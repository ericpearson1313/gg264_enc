==> flow/design.v <==
`timescale 1ns / 1ps
module gg_parse_nal_lattice
   #(
     parameter int WIDTH             = 32,
     parameter int BYTE_WIDTH        = WIDTH / 8
    )
    (
    input  logic clk,
    input  logic reset,
    input  logic [WIDTH-1:0] in_bits,  
    input  logic [31:0]      in_pad,  
    input  logic [BYTE_WIDTH-1:0] nal_start,
    output logic [BYTE_WIDTH-1:0] nal_end,
    output logic [BYTE_WIDTH-1:0] slice_start,  
    input  logic [BYTE_WIDTH-1:0] slice_end  
    );
    logic [BYTE_WIDTH+3:4]                      s_nal_type;
    logic [BYTE_WIDTH+3:0]                    arc_nal_type;
    logic            [3:0]                      s_nal_type_reg;
    logic [BYTE_WIDTH+3:4]                      s_search_start;
    logic [BYTE_WIDTH+3:4]                      s_search_run;
    logic                                       s_search_run_reg;
    logic [BYTE_WIDTH+3:4]              start_code;
    logic [BYTE_WIDTH+3:4]              p_slice;
    logic [WIDTH+31:0] bits;
    logic [BYTE_WIDTH+3:0] nal_end_flag;
    logic [BYTE_WIDTH+3:0] nal_start_flag;
    logic [BYTE_WIDTH+3:0] slice_end_flag;
    logic [BYTE_WIDTH+3:0] slice_start_flag;
    logic                  slice_start_flag_reg;
    assign bits = { in_bits, in_pad };
    assign nal_start_flag[BYTE_WIDTH+3:0] = { nal_start, 4'b0000 };
    assign slice_end_flag[BYTE_WIDTH+3:0] = { slice_end, 4'b0000 };
    always_comb begin : _lattice_nal_parse
        arc_nal_type     = 0;
        s_nal_type       = 0;
        s_search_start   = 0;
        s_search_run     = 0;
        start_code       = 0;
        p_slice          = 0;
        slice_start_flag = 0;
        s_search_run[BYTE_WIDTH-1+4] = s_search_run_reg;
        slice_start_flag[BYTE_WIDTH-1+4] = slice_start_flag_reg;
        for( int bp = BYTE_WIDTH-1+4; bp >= 4; bp-- ) begin : _slice_lattice_col
            start_code[bp] = ( bits[bp*8+7-:24] == 24'h00_00_01 ) ? 1'b1 : 1'b0;
            p_slice[bp] = ( bits[bp*8+4-:5] == 5'b00001 && bits[bp*8-1-: 1] ==  1'b1                && bits[bp*8- 2] == 1'b1 ||
                            bits[bp*8+4-:5] == 5'b00001 && bits[bp*8-1-: 2] ==  2'b01               && bits[bp*8- 4] == 1'b1 ||
                            bits[bp*8+4-:5] == 5'b00001 && bits[bp*8-1-: 3] ==  3'b001              && bits[bp*8- 6] == 1'b1 ||
                            bits[bp*8+4-:5] == 5'b00001 && bits[bp*8-1-: 4] ==  4'b0001             && bits[bp*8- 8] == 1'b1 ||
                            bits[bp*8+4-:5] == 5'b00001 && bits[bp*8-1-: 5] ==  5'b00001            && bits[bp*8-10] == 1'b1 ||
                            bits[bp*8+4-:5] == 5'b00001 && bits[bp*8-1-: 6] ==  6'b000001           && bits[bp*8-12] == 1'b1 ||
                            bits[bp*8+4-:5] == 5'b00001 && bits[bp*8-1-: 7] ==  7'b0000001          && bits[bp*8-14] == 1'b1 ||
                            bits[bp*8+4-:5] == 5'b00001 && bits[bp*8-1-: 8] ==  8'b00000001         && bits[bp*8-16] == 1'b1 ||
                            bits[bp*8+4-:5] == 5'b00001 && bits[bp*8-1-: 9] ==  9'b000000001        && bits[bp*8-18] == 1'b1 ||
                            bits[bp*8+4-:5] == 5'b00001 && bits[bp*8-1-:10] == 10'b0000000001       && bits[bp*8-20] == 1'b1 ||
                            bits[bp*8+4-:5] == 5'b00001 && bits[bp*8-1-:11] == 11'b00000000001      && bits[bp*8-22] == 1'b1 ||
                            bits[bp*8+4-:5] == 5'b00001 && bits[bp*8-1-:12] == 12'b000000000001     && bits[bp*8-24] == 1'b1 ||
                            bits[bp*8+4-:5] == 5'b00001 && bits[bp*8-1-:13] == 13'b0000000000001    && bits[bp*8-26] == 1'b1 ||
                            bits[bp*8+4-:5] == 5'b00001 && bits[bp*8-1-:14] == 14'b00000000000001   && bits[bp*8-28] == 1'b1 ||
                            bits[bp*8+4-:5] == 5'b00001 && bits[bp*8-1-:15] == 15'b000000000000001  && bits[bp*8-30] == 1'b1 ||
                            bits[bp*8+4-:5] == 5'b00001 && bits[bp*8-1-:16] == 16'b0000000000000001 && bits[bp*8-32] == 1'b1 ) ? 1'b1 : 1'b0;
            s_nal_type[bp] = arc_nal_type[bp] | ((bp >= BYTE_WIDTH) ? s_nal_type_reg[bp-BYTE_WIDTH] : 1'b0 );           
            s_search_start[bp] = slice_end_flag[bp] | nal_start_flag[bp] | (s_nal_type[bp] & !p_slice[bp]);
            s_search_run[bp-1] = ( s_search_start[bp]  | s_search_run[bp] ) & !start_code[bp];
            arc_nal_type[bp-3] = ( ( s_search_start[bp] | s_search_run[bp] ) & start_code[bp] );
            slice_start_flag[bp-1] = s_nal_type[bp] & p_slice[bp];
        end  
    end  
    assign nal_end_flag = slice_end_flag;  
    assign nal_end = nal_end_flag[BYTE_WIDTH+3:4];
    assign slice_start = slice_start_flag[BYTE_WIDTH+3:4];
    always_ff @(posedge clk) begin  
        if( reset ) begin
            s_nal_type_reg <= 0;
            s_search_run_reg <= 0;
            slice_start_flag_reg <= 0;
        end else begin
            s_search_run_reg     <= ( s_search_start[4]  | s_search_run[4] ) & !start_code[4];
            slice_start_flag_reg <= slice_start_flag[3];
            for( int bp = 3; bp > 0; bp-- ) begin
                s_nal_type_reg[bp] <= arc_nal_type[bp];
            end  
        end  
    end  
endmodule
-- From RTL to reports: gg_parse_nal_lattice
Tool output for the design above, in the order of the flow.
Line numbers count from 1 in the design file above.
Library cell names are shortened.
The mark -- stands for no value.
- top module: gg_parse_nal_lattice
- clock port: clk
- library: sky130hd
- library corner: tt_025C_1v80

-- Word-level counts
Counts by Yosys on the flattened word-level netlist (proc, flatten, opt, wreduce; memories kept). Register bits leave out memories and registers merged into their read ports (data or address); mux counts leave out enables and synchronous resets folded into registers. Print and check cells are left out. Cells with the same type and inputs are merged into one.
- bits in registers: 5
- bits of input ports: 74
- eq/ne operators at 68
- noted muxes and demuxes: 8
- bitwise logic cells: 28
- reduce/logical cells at 196
- operators by type and width (cell ; number):
    logical AND 1 bit ; 128
    equality test 24 x 1 -> 1 bit with constant B ; 4
    equality test 16 x 1 -> 1 bit with constant B ; 4
    logical OR 1 bit ; 60
    equality test 15 x 1 -> 1 bit with constant B ; 4
    equality test 14 x 1 -> 1 bit with constant B ; 4
    equality test 13 x 1 -> 1 bit with constant B ; 4
    equality test 12 x 1 -> 1 bit with constant B ; 4
    equality test 11 x 1 -> 1 bit with constant B ; 4
    equality test 10 x 1 -> 1 bit with constant B ; 4
    equality test 5 x 1 -> 1 bit with constant B ; 8
    equality test 9 x 1 -> 1 bit with constant B ; 4
    equality test 8 x 1 -> 1 bit with constant B ; 4
    equality test 7 x 1 -> 1 bit with constant B ; 4
    equality test 6 x 1 -> 1 bit with constant B ; 4
    bitwise AND 1 bit ; 16
    equality test 4 x 1 -> 1 bit with constant B ; 4
    OR 1 bit ; 12
    equality test 3 x 1 -> 1 bit with constant B ; 4
    logical NOT 1 bit ; 8
    equality test 2 x 1 -> 1 bit with constant B ; 4
    two-way mux 1 bit ; 8

-- Logic depth
Yosys ltp: most cells in a row. Word level: on the elaborated netlist, between registers, memories and ports. Mapped: between sequential cells and ports; inverters and the memories' decode and read muxes count.
- depth after elaboration: 30
- noted ABC_AREA: 0
- mapped depth at 9
- mapped depth without buffers at 8

-- Netlist
Source: synth_stat.txt of the flow (Yosys; design flattened, memories mapped). It holds for the ABC_AREA given above (unset counts as 0); a run with the other value may have another netlist.
Totals and module areas in this step are rounded.
- noted cell count: 182
- noted synthesis area: 1300 sq um
- noted sequential part of the area: 100 sq um
- noted flip-flops: 5
- cells by type (cell type ; number):
    dfxtp_1 ; 5
    nand2_1 ; 23
    a21oi_1 ; 17
    o21ai_0 ; 13
    nor2_1 ; 17
    buf_4 ; 8
    nand3b_1 ; 8
    a211oi_1 ; 5
    nor4_1 ; 5
    a32o_1 ; 3
    nand3_1 ; 6
    nor3_1 ; 6
    nor3_2 ; 3
    nor4b_2 ; 2
    a2111oi_4 ; 1
    a211o_1 ; 3
    a221oi_1 ; 3
    nand4_1 ; 4
Not listed: further types 32, cells in them 50.

-- Timing after synthesis
Path of least setup slack by OpenSTA after synthesis, without wires, with an ideal clock, recovery checks aside; 20% of the period is set as input and as output delay. Where synthesis merged equal registers, the netlist keeps one of their names.
- path kind: input -> output
- start: input port in_pad[26]
- end: output port slice_start[1]
- period: 2.34 ns
- noted input delay: 0.468 ns
- external output delay: 0.468 ns
- noted time at the first pin: 0.468 ns
- noted arrival time: 1.744 ns
- required time: 1.872 ns
- noted setup slack: 0.128 ns
- delay of the path: 1.276 ns
- driving pins on the path: 8
- buffers on the path at 2
- period reached after synthesis at 2.212 ns
"delay of the path" = arrival - input delay + setup time.
A path that ends at an output port has no setup time.
"driving pins on the path" counts driving pins, that of a launching flip-flop among them; a cell with two outputs on the path counts twice.
"period reached after synthesis" is the clock period less the worst setup slack; recovery checks do not enter. This is arithmetic on one report: input and output delays are still those of the set period (20% each).
The rows between start and end are the longest chain of elaborated cells between them; the timing report does not say that the signal goes this way. Where chains are equally long, one stands for them.
Each line given opens the expression or statement behind the cell; cells for indexed reads and writes are added by Yosys, which also makes memories of some case tables.
- cell sequence: buf_2 > a211o_1 > a31oi_1 > a2111oi_2 > a211oi_1 > nor3_1 > and2_1 > buf_4
- noted length of the longest elaborated chain: 9
- elaborated cells between the ends (all ways): 9
- RTL lines with such cells: 3
- those cells by class: mux (1); logic (1); reduce/logical (7)
- RTL lines, path post-synthesis (what ; line ; text):
    from (decl) ; 11 ; input  logic [31:0]      in_pad,
    logical AND 1 bit ; 56 ; bits[bp*8+4-:5] == 5'b00001 && bits[bp*8-1-:11] == 11'b00000000001      && bits[bp*8-22] == 1'b1 ||
    logical OR 1 bit (6 in a row) ; 46 ; p_slice[bp] = ( bits[bp*8+4-:5] == 5'b00001 && bits[bp*8-1-: 1] ==  1'b1                && bits[bp*8- 2] == 1' ...
    two-way mux 1 bit ; 46 ;
    bitwise AND 1 bit ; 66 ; slice_start_flag[bp-1] = s_nal_type[bp] & p_slice[bp];
    to (decl) ; 14 ; output logic [BYTE_WIDTH-1:0] slice_start,
Nets of the timed path that keep an RTL name, with a line that drives or declares them; the list need not be complete.
- nets with RTL names, path post-synthesis (signal ; line):
    slice_start_flag[5] ; 66

-- Worst path after layout
From the final timing report of run B: the path of least setup slack in the routed layout; clock arrival at registers is part of the times.
- path kind: input -> output
- start: input port in_bits[13]
- end: output port slice_start[1]
- period: 1.61 ns
- noted input delay: 0.32 ns
- external output delay: 0.32 ns
- noted time at the first pin: 0.32 ns
- noted arrival time: 1.79 ns
- required time: 1.29 ns
- noted setup slack: -0.50 ns
- driving pins on the path: 9
- buffers on the path at 3
The rows between start and end are the longest chain of elaborated cells between them; the timing report does not say that the signal goes this way. Where chains are equally long, one stands for them.
- cell sequence: buf_12 > nor3_4 > nand2_2 > a2111oi_4 > a211oi_4 > nor3_2 > and2_4 > buf_6 > buf_6
- noted length of the longest elaborated chain: 19
- elaborated cells between the ends (all ways): 58
- RTL lines with such cells: 16
- those cells by class: eq/ne (14); mux (1); logic (1); reduce/logical (42)
- RTL lines, path after layout (what ; line ; text):
    from (decl) ; 10 ; input  logic [WIDTH-1:0] in_bits,
    equality test 3 x 1 -> 1 bit ; 48 ; bits[bp*8+4-:5] == 5'b00001 && bits[bp*8-1-: 3] ==  3'b001              && bits[bp*8- 6] == 1'b1 ||
    logical AND 1 bit (2 in a row) ; 48 ;
    logical OR 1 bit (14 in a row) ; 46 ; p_slice[bp] = ( bits[bp*8+4-:5] == 5'b00001 && bits[bp*8-1-: 1] ==  1'b1                && bits[bp*8- 2] == 1' ...
    two-way mux 1 bit ; 46 ;
    bitwise AND 1 bit ; 66 ; slice_start_flag[bp-1] = s_nal_type[bp] & p_slice[bp];
    to (decl) ; 14 ; output logic [BYTE_WIDTH-1:0] slice_start,
Nets of the timed path that keep an RTL name, with a line that drives or declares them; the list need not be complete.
- nets with RTL names, path after layout (signal ; line):
    slice_start_flag[5] ; 66

==> results <==
Measured data: module gg_parse_nal_lattice, platform sky130hd, 2 stored runs of the flow under differing settings, order arbitrary. Input and output delays are each 20% of the period that was set; the output load is 0.01 pF.
"time of the worst setup path" = time allowed to the worst setup path (clock period - input delay - output delay, where it has them) - its slack; a late launch clock adds to it, a late capture clock takes from it.
"power consumption" is the tool's figure for a default switching activity; nothing was simulated.
Measured values are rounded.

Run A
Settings were period_ns = 1.54; CORE_UTILIZATION = 49; SETUP_SLACK_MARGIN = 0.15; PLACE_DENSITY = 0.57; CORE_ASPECT_RATIO = 1.63; CELL_PAD_IN_SITES_DETAIL_PLACEMENT = 1; TNS_END_PERCENT = 20; ABC_AREA = 0; GPL_TIMING_DRIVEN = 0; CTS_CLUSTER_SIZE = 24; CTS_CLUSTER_DIAMETER = 318; SLEW_MARGIN = 0; MIN_ROUTING_LAYER = met1; CAP_MARGIN = 20; CORE_MARGIN = 2
- unfinished; error DPL-0033 in placement

Run B
Settings were period_ns = 1.61; CORE_UTILIZATION = 25; SETUP_SLACK_MARGIN = 0.4; PLACE_DENSITY_LB_ADDON = 0.29; CORE_ASPECT_RATIO = 1.14; CELL_PAD_IN_SITES_GLOBAL_PLACEMENT = 1; CELL_PAD_IN_SITES_DETAIL_PLACEMENT = 1; GPL_TIMING_DRIVEN = 0; CAP_MARGIN = 5; SLEW_MARGIN = 15; MAX_ROUTING_LAYER = met4; CORE_MARGIN = 2
- area of the die at 5,600 sq um
- noted the smallest hold slack: 0.46 ns
- worst setup slack after layout: -0.50 ns
- noted the cell area after synthesis: 1,300 sq um
- setup total negative slack at -3.0 ns
- noted the standard-cell area after routing: 2,700 sq um
- utilization: 56 %
- time of the worst setup path at 1.47 ns
- worst setup path type: input -> output
- power consumption: 0.00087 W
